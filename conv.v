==> flow/design.v <==
`timescale 1ns / 1ps
module conv(
	input [2:0]select,
	input [7:0] pixel_in,
	input clk,
	input LOCKED,
	output [7:0] pixel_out,
	output valid
    );
	reg signed [7:0] r_00 = 0;reg signed [7:0] r_01 = 0;reg signed [7:0] r_02 = 0;
	reg signed [7:0] r_10 = 0;reg signed [7:0] r_11 = 0;reg signed [7:0] r_12 = 0;
	reg signed [7:0] r_20 = 0;reg signed [7:0] r_21 = 0;reg signed [7:0] r_22 = 0;
	integer kernel_00 = 0; integer kernel_01 = -1; integer kernel_02 = 0;
	integer kernel_10 = -1; integer kernel_11 = 5; integer kernel_12 = -1;
	integer kernel_20 = 0; integer kernel_21 = -1; integer kernel_22 = 0;
	integer kernel2_00 = 1; integer kernel2_01 = 0; integer kernel2_02 = -1;
	integer kernel2_10 = 2; integer kernel2_11 = 0; integer kernel2_12 = -2;
	integer kernel2_20 = 1; integer kernel2_21 = 0; integer kernel2_22 = -1;
	integer kernel3_00 = 1; integer kernel3_01 = 2; integer kernel3_02 = 1;
	integer kernel3_10 = 2; integer kernel3_11 = 4; integer kernel3_12 = 2;
	integer kernel3_20 = 1; integer kernel3_21 = 2; integer kernel3_22 = 1;
	wire [11:0] ver,hor;
	wire [11:0] tresh;
	reg [1:0] n = 0;
	wire [7:0] filter1, filter2, filter3;
	assign ver = ((r_00 + r_01 * 2 + r_02 - r_20 - r_21 * 2 - r_22 ) > 0)? (r_00 + r_01 * 2 + r_02 - r_20 - r_21 * 2 - r_22) : -(r_00 + r_01 * 2 + r_02 - r_20 - r_21 * 2 - r_22 ); 
	assign hor = ((r_00 - r_02 + r_10 * 2 - r_12 * 2 + r_20 - r_22 ) > 0)? (r_00 - r_02 + r_10 * 2 - r_12 * 2 + r_20 - r_22) : -(r_00 - r_02 + r_10 * 2 - r_12 * 2 + r_20 - r_22 );
	assign tresh=(ver+hor < 70)?8'b11111111:0;
	assign filter1 = ((r_00 * kernel_00) + (r_01 * kernel_01) + (r_02 * kernel_02) + 
							(r_10 * kernel_10) + (r_11 * kernel_11) + (r_12 * kernel_12) + 
							(r_20 * kernel_20) + (r_21 * kernel_21) + (r_22 * kernel_22));
	assign filter2 = ((r_00 * kernel2_00) + (r_01 * kernel2_01) + (r_02 * kernel2_02) + 
							(r_10 * kernel2_10) + (r_11 * kernel2_11) + (r_12 * kernel2_12) + 
							(r_20 * kernel2_20) + (r_21 * kernel2_21) + (r_22 * kernel2_22));
	assign filter3 = ((r_00 * kernel3_00) + (r_01 * kernel3_01) + (r_02 * kernel3_02) +
							(r_10 * kernel3_10) + (r_11 * kernel3_11) + (r_12 * kernel3_12) + 
							(r_20 * kernel3_20) + (r_21 * kernel3_21) + (r_22 * kernel3_22));
	assign pixel_out = (select[0])?filter1:(select[1])?tresh:(select[2])?filter3:r_11;
	always @(posedge clk)
	begin
	if(LOCKED)
	begin
		if(n == 0)
			r_02 <= pixel_in;
		else if(n == 1)
			r_12 <= pixel_in;
		else if(n == 2)
		begin
			r_22 <= pixel_in;
			r_00 <= r_01;
			r_10 <= r_11;
			r_20 <= r_21;
			r_01 <= r_02;
			r_11 <= r_12;
			r_21 <= r_22;
		end
		n <= n + 1;	
		if(n >= 2)
			n <= 0;  
	end
	end	
	assign valid  = (n==2)?1:0;
endmodule
Tool chain data of conv
Tool output for the design above, in the order of the flow.
Line numbers count from 1 in the design file above.
Not given: n/a
- top: conv
- clock port: clk
- library: sky130hd
- library corner: tt_025C_1v80

After elaboration
Counts by Yosys on the flattened word-level netlist (proc, flatten, opt, wreduce; memories kept). Register bits leave out memories and registers merged into their read ports (data or address); mux counts leave out enables and synchronous resets folded into registers. Print and check cells are left out. Cells with the same type and inputs are merged into one.
- bitwise logic cells at 2
- noted reductions and logical operators: 4
- noted $lt $le $gt $ge: 4
- noted $mul: 1
- eq/ne operators at 2
- add/sub/neg operators: 30
- noted multiplexer cells: 7
- operator list (cell ; number):
    8-bit adder ; 12
    8-bit by 4-bit multiplier with 8-bit output with constant B ; 1
    8-bit negator ; 4
    8-bit two-way mux ; 4
    12-bit negator ; 2
    12-bit two-way mux ; 2
    13-bit by 8-bit subtractor with 14-bit output ; 1
    14-bit by 1-bit greater-than comparator with 1-bit output with constant B ; 1
    12-bit by 12-bit adder with 13-bit output ; 1
    12-bit by 8-bit subtractor with 13-bit output ; 1
    12-bit by 9-bit subtractor with 13-bit output ; 1
    13-bit by 1-bit greater-than comparator with 1-bit output with constant B ; 1
    13-bit by 7-bit < comparator with 1-bit output with constant B ; 1
    11-bit by 8-bit adder with 12-bit output ; 1
    11-bit by 8-bit subtractor with 12-bit output ; 1
    10-bit by 8-bit adder with 11-bit output ; 1
    10-bit by 9-bit subtractor with 11-bit output ; 1
    8-bit by 9-bit adder with 10-bit output ; 1
    9-bit by 9-bit adder with 10-bit output ; 1
    8-bit by 8-bit subtractor with 9-bit output ; 1
    4-bit AND reduction ; 1
    3-bit AND reduction ; 1
    1-bit NOT ; 2
    2-bit by 1-bit adder with 2-bit output with constant B ; 1
    2-bit by 1-bit == test with 1-bit output with constant B ; 1
    2-bit >= comparator with constant B ; 1
    2-bit == test with constant B ; 1
    2-bit logical NOT ; 1
Not listed: further kinds 2, cells in them 2.
- noted register bits after elaboration: 74
- bits of input ports at 13
- elaborated cells: 60

Depth
Longest topological path by Yosys (ltp), each cell counted once; first at word level (registers and memories cut), then after technology mapping (sequential cells cut; the memories' decode and read muxes count).
- noted depth after elaboration: 12
- ABC_AREA: 0
- mapped depth: 27
- noted gate-level depth less buffers: 27

Synthesis result
Yosys stat after the flow's synthesis: flattened, memories mapped to cells. It holds for the ABC_AREA given above (unset counts as 0); a run with the other value may have another netlist.
The area totals of this step are shown rounded.
- cells by type (cell ; number ; total area (um^2)):
    sky130_fd_sc_hd__fa_1 ; 125 ; 2502.4
    sky130_fd_sc_hd__edfxtp_1 ; 74 ; 2.22E+03
    sky130_fd_sc_hd__ha_1 ; 71 ; 888.352
    sky130_fd_sc_hd__inv_1 ; 200 ; 750.72
    sky130_fd_sc_hd__xnor2_1 ; 36 ; 315.302
    sky130_fd_sc_hd__xor2_1 ; 15 ; 131.376
    sky130_fd_sc_hd__a21oi_1 ; 23 ; 115.11
    sky130_fd_sc_hd__o21ai_0 ; 21 ; 105.101
    sky130_fd_sc_hd__nor2_1 ; 27 ; 101.347
    sky130_fd_sc_hd__mux2i_1 ; 10 ; 100.096
    sky130_fd_sc_hd__nand2_1 ; 26 ; 97.594
    sky130_fd_sc_hd__a21o_1 ; 10 ; 75.072
    sky130_fd_sc_hd__nor3_1 ; 13 ; 65.062
    sky130_fd_sc_hd__o311ai_0 ; 7 ; 61.309
    sky130_fd_sc_hd__o211ai_1 ; 7 ; 52.55
    sky130_fd_sc_hd__a211oi_1 ; 6 ; 45.043
    sky130_fd_sc_hd__nor2b_1 ; 7 ; 43.792
    sky130_fd_sc_hd__or3_1 ; 7 ; 43.792
Not listed: further types 52, cells in them 108.
- synthesis area: 8600 um^2
- mapped flip-flops: 74
- cell count at 793

Worst setup path after synthesis
Source: OpenSTA report_checks on the synthesized netlist (no wires, ideal clock, input and output delay 20% of the period each), path of least setup slack; recovery checks are left aside. Register names are those of the netlist, which keeps one name where synthesis merged equal registers.
- path type: register -> output
- start: register r_00[7]
- end: output port pixel_out[0]
- noted path slack: -0.434 ns
- noted output delay: 1.486 ns
- delay of the path at 6.378 ns
- path buffers at 0
- noted stages: 25
- period at 7.43 ns
- time at the first pin: 0.000 ns
- arrival time: 6.378 ns
- synthesis period reached: 7.864 ns
"delay of the path" = arrival - input delay + setup time.
At an output port there is no setup time.
"stages": output pins that drive a net of the path, with the launching flip-flop's if there is one; two outputs of one cell count as two.
"synthesis period reached" is the clock period less the worst setup slack; recovery checks do not enter. This is arithmetic on one report: input and output delays are still those of the set period (20% each).
The rows between start and end are the longest chain of elaborated cells between them; the timing report does not say that the signal goes this way. Where chains are equally long, one stands for them.
A line is the first line of the expression or statement that the cell stems from. Yosys adds cells for indexed reads and writes and turns some case tables into memories.
- cells stage by stage: sky130_fd_sc_hd__edfxtp_1 -> sky130_fd_sc_hd__inv_1 -> sky130_fd_sc_hd__fa_1 -> sky130_fd_sc_hd__inv_1 -> sky130_fd_sc_hd__fa_1 -> sky130_fd_sc_hd__inv_1 -> sky130_fd_sc_hd__fa_1 -> sky130_fd_sc_hd__inv_1 -> sky130_fd_sc_hd__ha_1 -> sky130_fd_sc_hd__or4_4 -> sky130_fd_sc_hd__a21oi_2 -> sky130_fd_sc_hd__o21ai_2 -> sky130_fd_sc_hd__a31oi_4 -> sky130_fd_sc_hd__xor2_4 -> sky130_fd_sc_hd__a311oi_4 -> sky130_fd_sc_hd__nor2_2 -> sky130_fd_sc_hd__mux2_1 -> sky130_fd_sc_hd__ha_1 -> sky130_fd_sc_hd__a31o_2 -> sky130_fd_sc_hd__a21oi_1 -> sky130_fd_sc_hd__o21ai_0 -> sky130_fd_sc_hd__or4_1 -> sky130_fd_sc_hd__o41ai_1 -> sky130_fd_sc_hd__o2111ai_1 -> sky130_fd_sc_hd__o311ai_0
- noted length of the longest elaborated chain: 12
- elaborated cells between the ends (all ways): 21
- RTL lines with such cells: 4
- classes of those cells: add/sub (13); compare (3); mux (5)
- RTL lines, path after synthesis (item ; line ; text):
    start: declaration ; 10 ; reg signed [7:0] r_00 = 0;reg signed [7:0] r_01 = 0;reg signed [7:0] r_02 = 0;
    start: assignment ; 50 ; r_00 <= r_01;
    8-bit by 9-bit adder with 10-bit output ; 26 ; assign ver = ((r_00 + r_01 * 2 + r_02 - r_20 - r_21 * 2 - r_22 ) > 0)? (r_00 + r_01 * 2 + r_02 - r_20 - r_21 * ...
    10-bit by 8-bit adder with 11-bit output ; 26 ;
    11-bit by 8-bit subtractor with 12-bit output ; 26 ;
    12-bit by 9-bit subtractor with 13-bit output ; 26 ;
    13-bit by 8-bit subtractor with 14-bit output ; 26 ;
    14-bit by 1-bit greater-than comparator with 1-bit output ; 26 ;
    12-bit two-way mux ; 26 ;
    12-bit by 12-bit adder with 13-bit output ; 28 ; assign tresh=(ver+hor < 70)?8'b11111111:0;
    13-bit by 7-bit < comparator with 1-bit output ; 28 ;
    8-bit two-way mux ; 28 ;
    8-bit two-way mux (2 in a row) ; 38 ; assign pixel_out = (select[0])?filter1:(select[1])?tresh:(select[2])?filter3:r_11;
    end: declaration ; 7 ; output [7:0] pixel_out,

Timing after layout
From the final timing report of flow run 1: the path of least setup slack in the routed layout; clock arrival at registers is part of the times.
- path type: register -> output
- start: register r_22[7]
- end: output port pixel_out[7]
- noted output delay: 1.89 ns
- period at 9.47 ns
- time at the first pin: 0.35 ns
- noted stages: 26
- noted path slack: 0.29 ns
- path buffers at 2
- arrival time: 7.28 ns
The rows between start and end are the longest chain of elaborated cells between them; the timing report does not say that the signal goes this way. Where chains are equally long, one stands for them.
- cells stage by stage: sky130_fd_sc_hd__edfxtp_1 -> sky130_fd_sc_hd__inv_1 -> sky130_fd_sc_hd__fa_1 -> sky130_fd_sc_hd__fa_1 -> sky130_fd_sc_hd__inv_1 -> sky130_fd_sc_hd__fa_1 -> sky130_fd_sc_hd__inv_1 -> sky130_fd_sc_hd__ha_1 -> sky130_fd_sc_hd__o21a_1 -> sky130_fd_sc_hd__a221o_1 -> sky130_fd_sc_hd__o21a_1 -> sky130_fd_sc_hd__o211ai_1 -> sky130_fd_sc_hd__nor2_1 -> sky130_fd_sc_hd__a21oi_2 -> sky130_fd_sc_hd__mux2_2 -> sky130_fd_sc_hd__ha_1 -> sky130_fd_sc_hd__a31o_2 -> sky130_fd_sc_hd__a21oi_2 -> sky130_fd_sc_hd__o21ai_0 -> sky130_fd_sc_hd__a211oi_2 -> sky130_fd_sc_hd__o2111ai_2 -> sky130_fd_sc_hd__o41ai_2 -> sky130_fd_sc_hd__o2111ai_1 -> sky130_fd_sc_hd__buf_4 -> sky130_fd_sc_hd__nand2_1 -> sky130_fd_sc_hd__clkdlybuf4s50_1
- noted length of the longest elaborated chain: 8
- elaborated cells between the ends (all ways): 15
- RTL lines with such cells: 5
- classes of those cells: add/sub (6); compare (3); mux (6)
- RTL lines, path post-layout (item ; line ; text):
    start: declaration ; 12 ; reg signed [7:0] r_20 = 0;reg signed [7:0] r_21 = 0;reg signed [7:0] r_22 = 0;
    start: assignment ; 49 ; r_22 <= pixel_in;
    13-bit by 8-bit subtractor with 14-bit output ; 26 ; assign ver = ((r_00 + r_01 * 2 + r_02 - r_20 - r_21 * 2 - r_22 ) > 0)? (r_00 + r_01 * 2 + r_02 - r_20 - r_21 * ...
    14-bit by 1-bit greater-than comparator with 1-bit output ; 26 ;
    12-bit two-way mux ; 26 ;
    12-bit by 12-bit adder with 13-bit output ; 28 ; assign tresh=(ver+hor < 70)?8'b11111111:0;
    13-bit by 7-bit < comparator with 1-bit output ; 28 ;
    8-bit two-way mux ; 28 ;
    8-bit two-way mux (2 in a row) ; 38 ; assign pixel_out = (select[0])?filter1:(select[1])?tresh:(select[2])?filter3:r_11;
    end: declaration ; 7 ; output [7:0] pixel_out,

Subject: flow runs of conv

Hi,

conv through Yosys and OpenROAD on sky130hd: 2 stored runs, unordered, with their settings and measured results. The constraints put input and output delay at 20% of the set period each and load the outputs with 0.01 pF.
"clock period reached": clock period set for the run, less the worst setup slack. It is reckoned from that one timing run; input and output delays stay at 20% of the period that was set.
"critical setup path time" is the time allowed to the run's worst setup path (the clock period less input and output delay, where it has them) less its slack. Clock arrival times count: a late capture clock shortens it, a late launch clock lengthens it.
Measured values are rounded.

Flow run 1
Settings were period_ns = 9.47; CORE_UTILIZATION = 36; CAP_MARGIN = 20; CORE_MARGIN = 2; SLEW_MARGIN = 20
- clock period reached at 9.178 ns
- worst hold slack at 0.45 ns
- standard-cell area of the final layout at 9800 um^2
- noted the lowest setup slack: 0.29 ns
- noted the total negative slack: 0.000 ns
- total die area at 25000 um^2
- critical setup path time at 7.28 ns
- class of the worst setup path: register -> output
- netlist area reported by Yosys: 8600 um^2
- noted the final utilization: 42 %

Flow run 2
Settings were period_ns = 11.0; CORE_UTILIZATION = 41; SETUP_SLACK_MARGIN = 1.67; PLACE_DENSITY_LB_ADDON = 0.01; CORE_MARGIN = 2; CELL_PAD_IN_SITES_DETAIL_PLACEMENT = 1; TNS_END_PERCENT = 20; ABC_AREA = 0; CTS_CLUSTER_SIZE = 68; SLEW_MARGIN = 40; MAX_ROUTING_LAYER = met5; CAP_MARGIN = 20
- clock period reached at 9.180 ns
- worst hold slack at 0.46 ns
- standard-cell area of the final layout at 10000 um^2
- noted the lowest setup slack: 1.8 ns
- noted the total negative slack: 0.000 ns
- total die area at 22000 um^2
- critical setup path time at 6.98 ns
- class of the worst setup path: register -> output
- netlist area reported by Yosys: 8600 um^2
- noted the final utilization: 49 %

Regards
